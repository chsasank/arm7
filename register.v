==> flow/design.v <==
module register_file(in_address1,in_address2,in_address3,in_address4, 
						out_data1,out_data2,out_data3,out_data4, 
						write_address,write_data,write_enable,
						write_address2, write_data2, write_enable2,
						pc, pc_update, pc_write, 
						cspr, cspr_write, cspr_update, clk );
parameter N = 32;			  
reg [N-1:0] R [15:0];	 
input [3:0]in_address1;
input [3:0]in_address2;
input [3:0]in_address3;
input [3:0]in_address4;
output reg [N-1:0]out_data1;
output reg [N-1:0]out_data2;
output reg [N-1:0]out_data3;
output reg [N-1:0]out_data4;
input [3:0]write_address;
input[N-1:0] write_data;
input [3:0]write_address2;
input[N-1:0] write_data2;
input clk;
input write_enable;
input write_enable2;
output reg [N-1:0]pc;
input pc_write;
input[N-1:0] pc_update;
output reg [N-1:0]cspr;
input wire cspr_write;
input[N-1:0] cspr_update;
initial begin
	cspr = 0;
	R[0] = 0;
	R[1] = 0;
	R[2] = 0;
	R[3] = 0;
	R[4] = 0;
	R[5] = 0;
	R[6] = 0;
	R[7] = 0;
	R[8] = 0;
	R[9] = 0;
	R[10] = 0;
	R[11] = 0;
	R[12] = 0;
	R[13] = 0;
	R[14] = 0;
	R[15] = 0;	 
end
always@(*) begin
	pc = R[2^3];
end
always@(negedge clk) begin
	out_data1=R[in_address1];
	out_data2=R[in_address2];
	out_data3=R[in_address3];
	out_data4=R[in_address4];
	if(pc_write == 1) R[15] = pc_update;
	if(cspr_write == 1) cspr = cspr_update;
	if (write_enable==1) R[write_address]=write_data;
	if (write_enable2==1) R[write_address2]=write_data2;
end
endmodule
Reports on register_file

What the tools print for register_file, step after step.
Lines are those of the file above, counted from 1.
Cell names lack the library's common part.
Not given: n/a

Top: register_file
Clock input: clk
Library: sky130hd
Library corner: tt_025C_1v80

After elaboration

Source: Yosys, flattened and elaborated, memories not mapped. Widths are those after wreduce; folded enables and synchronous resets count as part of the registers. Registers that Yosys merges into a memory's read port (data or address) are not register bits. Print and check cells do not count. Equal cells are merged and count once.
Yosys's memory passes give these memory sizes; they may raise the number of words (mostly to a power of two), join words into wider ones and drop unused or constant bits.

Memory cells: 1
Bits in writable memories: 512
Word width x clocked read ports: 128
Output and inout bits: 192
Input bits: 157
Register bits: 32

Muxes and demuxes: 8

Memories:

| name | depth | bits a word | rd ports | wr ports | line | RTL |
| R    | 16    | 32          | 5        | 3        | 8    | `reg [N-1:0] R [15:0];` |

Operators with widths:

| operator          | number |
| 2-to-1 mux 32 bit | 3 |
| 2-to-1 mux 4 bit  | 2 |
| 2-to-1 mux 1 bit  | 3 |

Logic depth

Yosys ltp: most cells in a row. Word level: on the elaborated netlist, between registers, memories and ports. Mapped: between sequential cells and ports; inverters and the memories' decode and read muxes count.

Depth after elaboration: 1
ABC_AREA: 0
Mapped depth: 6
Mapped depth without buffers: 3

After synthesis

The flow's flattened synthesis, as Yosys stat reports it; memories are mapped. The netlist is that of the ABC_AREA named above (0 if unset); the other value can give another one.

Cells by type:

| cell     | number |
| edfxtp_1 | 544 |
| mux4_2   | 512 |
| mux2_2   | 412 |
| dfxtp_1  | 128 |
| a22oi_1  | 256 |
| mux2_4   | 58 |
| clkbuf_1 | 194 |
| nand2_1  | 132 |
| buf_2    | 88 |
| a31oi_1  | 32 |
| o21ai_0  | 38 |
| nand3_1  | 34 |
| nor3_1   | 32 |
| mux2_1   | 10 |
| buf_6    | 9 |
| buf_4    | 13 |
| nor2b_1  | 9 |
| o22ai_1  | 8 |

Not listed: further types 14, cells in them 48.

Sequential part of the area: 0.0188981 mm2
Mapped flip-flops: 672
Cell area after synthesis: 0.040953 mm2
Standard cells after synthesis: 2557

Hand-over note for register_file

Measured results for register_file: 2 stored runs of the Yosys and OpenROAD flow on sky130hd. The settings differ; the order carries no meaning. The constraints put input and output delay at 20% of the set period each and load the outputs with 0.01 pF.
"power consumption" is the tool's figure for a default switching activity; nothing was simulated.
Among the settings, n/a means not set for that run.
Among the results, n/a means that no value is shown for the run.

| setting or result                            | run A     | run B |
| period_ns                                    | 11.9      | 19.7  |
| CAP_MARGIN                                   | 20        | 20    |
| CORE_MARGIN                                  | 2         | 10    |
| CORE_UTILIZATION                             | 40        | 71    |
| SLEW_MARGIN                                  | 20        | 35    |
| SETUP_SLACK_MARGIN                           | n/a       | 1.31  |
| PLACE_DENSITY_LB_ADDON                       | n/a       | 0.07  |
| CORE_ASPECT_RATIO                            | n/a       | 1.48  |
| CELL_PAD_IN_SITES_GLOBAL_PLACEMENT           | n/a       | 2     |
| TNS_END_PERCENT                              | n/a       | 100   |
| GPL_ROUTABILITY_DRIVEN                       | n/a       | 0     |
| MAX_ROUTING_LAYER                            | n/a       | met4  |
| netlist area reported by Yosys (mm2)         | 0.040953  | n/a   |
| worst hold slack after layout (ns)           | 0.736     | n/a   |
| die outline area (mm2)                       | 0.104957  | n/a   |
| setup TNS (ns)                               | 0.000     | n/a   |
| worst setup slack after layout (ns)          | 1.275     | n/a   |
| power consumption (mW)                       | 7.629     | n/a   |
| utilization after layout (%)                 | 51.0      | n/a   |
| standard-cell area of the final layout (mm2) | 0.0517872 | n/a   |

Run B: not finished: placement ended with error FLW-0024

End of note.
